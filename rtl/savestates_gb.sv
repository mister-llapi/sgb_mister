==> flow/design.v <==
module savestates_gb
(
	input             reset_n,
	input             clk,
	input             ss_start,
	output reg        ss_done,
	output            ss_busy,
	input             save_en,
	input       [7:0] cart_ram_size,
	input      [63:0] ddr_di,
	output reg [63:0] ddr_do,
	output reg        ddr_req,
	output reg        ddr_wren,
	input             ddr_ack,
	output reg [63:0] gb_state_dout,
	output reg  [9:0] gb_state_adr,
	output reg        gb_state_wren,
	output            gb_state_load,
	input      [63:0] gb_state_din,
	output reg [19:0] gb_ram_addr,
	output reg  [7:0] gb_ram_data,
	output reg  [4:0] gb_ram_wren,
	input       [7:0] gb_ram_din_wram,
	input       [7:0] gb_ram_din_vram,
	input       [7:0] gb_ram_din_oram,
	input       [7:0] gb_ram_din_zram,
	input       [7:0] gb_ram_din_cram
);
reg [3:0] state;
reg [2:0] byte_count;
localparam STATE_COUNT = 64;
reg [2:0] ram_index;
reg [19:0] ram_size;
reg [7:0] gb_ram_din;
always @(*) begin
	case (ram_index)
		0,1: ram_size = 'd8192;  
		2: ram_size = 'd160;  
		3: ram_size = 'd128;  
		4: case (cart_ram_size)
				0: ram_size = 'd512;  
				1: ram_size = 'd2048;  
				2: ram_size = 'd8192;  
				3: ram_size = 'd32768;  
				default: ram_size = 'd131072;  
			endcase
		default: ram_size = 'd128;
	endcase
	case (ram_index)
		0: gb_ram_din = gb_ram_din_wram;
		1: gb_ram_din = gb_ram_din_vram;
		2: gb_ram_din = gb_ram_din_oram;
		3: gb_ram_din = gb_ram_din_zram;
		default: gb_ram_din = gb_ram_din_cram;
	endcase
end
localparam STATE_IDLE = 4'd0, STATE_INIT = 4'd1, SAVE_STATE = 4'd2,
			SAVE_RAM = 4'd3, READ_STATE = 4'd4,	READ_RAM = 4'd5,
			STATE_END = 4'd6;
assign ss_busy = (state != STATE_IDLE);
wire ddr_busy = (ddr_req != ddr_ack);
always @(posedge clk) begin
	if (~reset_n) begin
		state <= STATE_IDLE;
		ddr_req <= 0;
		ddr_wren <= 0;
		ss_done <= 0;
		gb_state_wren <= 0;
		gb_ram_wren <= 5'd0;
		gb_state_load <= 0;
	end else begin
		ss_done <= 0;
		gb_state_load <= 0;
		if (ss_start & ~ss_busy) begin
			state <= STATE_INIT;
		end
		case(state)
			STATE_INIT: begin
				gb_state_adr <= 10'd0;
				state <= save_en ? SAVE_STATE : READ_STATE;
				ddr_wren <= save_en;
				gb_ram_addr <= 20'd0;
				ram_index <= 3'd0;
				byte_count <= 3'd0;
				if (~save_en) begin
					ddr_req <= ~ddr_req;
				end
			end
			SAVE_STATE: begin
				if (~ddr_busy) begin
					ddr_do <= gb_state_din;
					ddr_req <= ~ddr_req;
					gb_state_adr <= gb_state_adr + 1'b1;
					if (gb_state_adr == STATE_COUNT-1) begin
						state <= SAVE_RAM;
					end
				end
			end
			SAVE_RAM: begin
				if (~ddr_busy) begin
					ddr_do[byte_count*8 +:8] <= gb_ram_din;
					byte_count <= gb_ram_addr[2:0];
					if (byte_count == 3'd7) begin
						ddr_req <= ~ddr_req;
					end else begin
						gb_ram_addr <= gb_ram_addr + 1'b1;
					end
					if (gb_ram_addr == ram_size) begin
						gb_ram_addr <= 20'd0;
						byte_count <= 3'd0;
						ram_index <= ram_index + 1'b1;
						if (ram_index == 3'd4) begin
							state <= STATE_END;
						end
					end
				end
			end
			READ_STATE: begin
				if (~ddr_busy) begin
					gb_state_wren <= ~gb_state_wren;
					if (~gb_state_wren) begin
						gb_state_dout <= ddr_di;
					end else begin
						ddr_req <= ~ddr_req;
						gb_state_adr <= gb_state_adr + 1'b1;
						if (gb_state_adr == STATE_COUNT-1) begin
							state <= READ_RAM;
						end
					end
				end
			end
			READ_RAM: begin
				if (~ddr_busy) begin
					gb_ram_wren[ram_index] <= ~gb_ram_wren[ram_index];
					if (~gb_ram_wren[ram_index]) begin
						gb_ram_data <= ddr_di[gb_ram_addr[2:0]*8 +:8];
					end else begin
						if (gb_ram_addr == ram_size-1'b1) begin
							gb_ram_addr <= 20'd0;
							ram_index <= ram_index + 1'b1;
							if (ram_index == 3'd4) begin
								state <= STATE_END;
							end else begin
								ddr_req <= ~ddr_req;
							end
						end else begin
							gb_ram_addr <= gb_ram_addr + 1'b1;
							if (gb_ram_addr[2:0] == 3'd7) begin
								ddr_req <= ~ddr_req;
							end
						end
					end
				end
			end
			STATE_END: begin
				if (~ddr_busy) begin
					state <= STATE_IDLE;
					ss_done <= 1;
					if (~save_en) gb_state_load <= 1;
				end
			end
		endcase
	end
end
endmodule
Tool chain data of savestates_gb
What the tools print for savestates_gb, step after step. Lines are those of the file above, counted from 1. Cell names lack the library's common part. A cell with - has no value.

Top module: savestates_gb. Clock port: clk. Standard-cell library: sky130hd. Corner: tt_025C_1v80.

After elaboration
Source: Yosys, flattened and elaborated, memories not mapped. Widths are those after wreduce. Registers that Yosys merges into a memory's read port (data or address) are not register bits. Print and check cells do not count. Equal cells are merged and count once.

Shifts and indexed selects: 6. Reduce/logical cells: 21. Under equal/unequal tests stands 32. Mux-type cells: 55. Under bitwise logic cells stands 14. Under add/subtract/negate cells stands 6.

Operators by type and width (count): case mux 64 bit (select 2 bit) (1); two-way mux 64 bit (2); two-way mux 20 bit (6); case mux 18 bit (select 4 bit) (1); bitwise AND 64 bit (1); OR 64 bit (1); variable part select 64 x 7 -> 8 bit (1); NOT 64 bit (1); variable shift 8 x 33 -> 64 bit (1); variable shift 8 x 33 -> 64 bit (first input constant) (1); case mux 20 bit (select 3 bit) (1); case mux 18 bit (select 3 bit) (1); two-way mux 4 bit (13); equality test 20 bit (2); negator 6 -> 33 bit (1); case mux 8 bit (select 4 bit) (1); case mux 10 bit (select 3 bit) (1); two-way mux 10 bit (3); case mux 4 bit (select 6 bit) (1); two-way mux 3 bit (8); != test 2 bit (second input constant) (10); adder 20 x 1 -> 20 bit (second input constant) (1); subtractor 20 x 1 -> 20 bit (second input constant) (1); equality test 8 x 2 -> 1 bit (second input constant) (2); two-way mux 1 bit (13); equality test 4 x 3 -> 1 bit (second input constant) (3); AND reduction 4 bit (3); AND reduction 11 bit (1).

Other operator kinds: 36; their cells: 52.

Under flip-flop bits (word level) stands 186. Under output and inout port bits stands 177. The figure for input bits is 181. Under elaborated cells stands 148.

Depth
Depth = most cells in a row (Yosys ltp): at word level without a register or memory, in the mapped netlist without a sequential cell, where the memories' decode and read muxes count.

The figure for depth in word-level cells is 9. ABC_AREA: 0. Under mapped depth stands 18. For gate-level depth less buffers the number is 15.

Mapped cells and area
The flow's flattened synthesis, as Yosys stat reports it; memories are mapped. The netlist is that of the ABC_AREA named above (0 if unset); the other value can give another one.

For mapped flip-flops the number is 186. The entry for buffers reads 49. The figure for cells in the netlist is 853. Mapped area: 0.0096705 sq mm.

Cell types (count): edfxtp_1 (172); nor2_1 (190); a221oi_1 (64); mux4_2 (17); dfxtp_1 (14); ha_1 (19); xnor2_1 (20); nand2_1 (45); clkbuf_1 (41); nand3_1 (29); xor2_1 (15); nor3_1 (19); mux2_2 (8); a21oi_1 (17); and2_1 (13); and3_1 (13); a222oi_1 (8); inv_1 (20).

Other cell types: 46; their cells: 129.

Timing after synthesis
Source: OpenSTA report_checks on the synthesized netlist (no wires, ideal clock, input and output delay 20% of the period each), path of least setup slack; recovery checks are left aside. Register names are those of the netlist, which keeps one name where synthesis merged equal registers.

Kind: input port to flip-flop. From: input port ddr_ack. To: register ddr_do[0]. Slack: 643 ps. The figure for path buffers is 0. For driving pins on the path the number is 3. For delay of the path the number is 5477 ps. Under arrival time stands 6442 ps. Period: 7650 ps. For launch time at the first pin the number is 1530 ps. Under synthesis period reached stands 7007 ps.

"delay of the path" is the arrival time less input delay plus setup time. "driving pins on the path" counts driving pins, that of a launching flip-flop among them; a cell with two outputs on the path counts twice. "synthesis period reached" is the clock period less the worst setup slack; recovery checks do not enter. This is arithmetic on one report: input and output delays are still those of the set period (20% each). Between the ends stands the longest chain of elaborated cells between them, by number of cells; it is not shown to be the way that was timed. Of several equally long chains one is given. A line is the first line of the expression or statement that the cell stems from. Yosys adds cells for indexed reads and writes and turns some case tables into memories. Where a signal picks the word or bit written, the line may be left out of the assigning lines. Only ways into the end's enable, where the timed path ends, are counted here.

Cells stage by stage: xnor2_1 > nand3_1 > nor3_1. The entry for cells in the longest elaborated chain reads 3. For elaborated cells on any way between the ends the number is 4. Under source lines of those cells stands 1. Those cells by class: eq/ne (3); reduce/logical (1).

RTL lines, path post-synthesis: start, declared (RTL line 14) `input ddr_ack,`; != test 1 bit (RTL line 61) `wire ddr_busy = (ddr_req != ddr_ack);`; != test 2 bit; AND reduction 4 bit; end, assigned (RTL line 91) `ddr_do <= gb_state_din;`; end, declared (RTL line 11) `output reg [63:0] ddr_do,`.

Worst path after layout
From the final timing report of record 2: the path of least setup slack in the routed layout; clock arrival at registers is part of the times. The report prints the path's times to 10 ps; the period is as set.

Kind: input port to flip-flop. From: input port cart_ram_size[3]. To: register state[0]. Under arrival time stands 5440 ps. Slack: 3150 ps. For launch time at the first pin the number is 1650 ps. For driving pins on the path the number is 12. Period: 8260 ps. The figure for path buffers is 1.

Between the ends stands the longest chain of elaborated cells between them, by number of cells; it is not shown to be the way that was timed. Of several equally long chains one is given. At most two assigning lines are given for a register; there are more.

Cells stage by stage: clkdlybuf4s50_1 > or4_4 > nor2_1 > nand2_1 > ha_1 > a211o_1 > a211oi_1 > o2111ai_1 > or3_1 > nor4b_1 > a21oi_1 > o211a_1. The entry for cells in the longest elaborated chain reads 9. For elaborated cells on any way between the ends the number is 15. Under source lines of those cells stands 8. Those cells by class: add/sub (1); eq/ne (5); mux (8); reduce/logical (1).

RTL lines, path after layout: start, declared (RTL line 9) `input [7:0] cart_ram_size,`; equality test 8 x 2 -> 1 bit (RTL line 40) `4: case (cart_ram_size)`; case mux 18 bit (select 4 bit) (RTL line 40); case mux 18 bit (select 3 bit) (RTL line 36) `case (ram_index)`; subtractor 20 x 1 -> 20 bit (RTL line 138) `if (gb_ram_addr == ram_size-1'b1) begin`; equality test 20 bit (RTL line 138); two-way mux 4 bit (RTL line 138); two-way mux 4 bit (RTL line 135) `if (~gb_ram_wren[ram_index]) begin`; two-way mux 4 bit (RTL line 133) `if (~ddr_busy) begin`; case mux 4 bit (select 6 bit) (RTL line 77) `case(state)`; end, assigned (RTL line 75) `state <= STATE_INIT;`; end, assigned (RTL line 80) `state <= save_en ? SAVE_STATE : READ_STATE;`; end, declared (RTL line 29) `reg [3:0] state;`.

==> runs of savestates_gb <==
Settings and measured results of 2 stored flow runs for module savestates_gb (sky130hd), not sorted in any way. The constraints put input and output delay at 20% of the set period each and load the outputs with 0.01 pF. "period achieved" means the clock period less the worst setup slack. The figure is calculated, with input and output delays left at 20% of the set period. "worst setup path time" is the time allowed to the run's worst setup path (the clock period less input and output delay, where it has them) less its slack. Clock arrival times count: a late capture clock shortens it, a late launch clock lengthens it. "worst setup path time" is given in steps of 10 ps.

Record 1 has these settings: period_ns 10.6; CORE_UTILIZATION 70; SETUP_SLACK_MARGIN 1.48; PLACE_DENSITY_LB_ADDON 0.04; HOLD_SLACK_MARGIN 0.29; CORE_MARGIN 4; ABC_AREA 1; GPL_TIMING_DRIVEN 0; GPL_ROUTABILITY_DRIVEN 0; SLEW_MARGIN 40; CAP_MARGIN 20. Outcome: stopped before the end: placement reported FLW-0024.

Record 2 has these settings: period_ns 8.26; SETUP_SLACK_MARGIN -0.06; CAP_MARGIN 20; CORE_MARGIN 2; CORE_UTILIZATION 40; SLEW_MARGIN 20. The lowest setup slack stands at 3154 ps. For the standard-cell area after layout the run shows 0.0142699 sq mm. For the period achieved the run shows 5106 ps. The worst setup path time reads 3450 ps. Worst setup path type: input port to flip-flop. The area of the synthesized netlist reads 0.0096705 sq mm. For the total die area the run shows 0.0254355 sq mm.
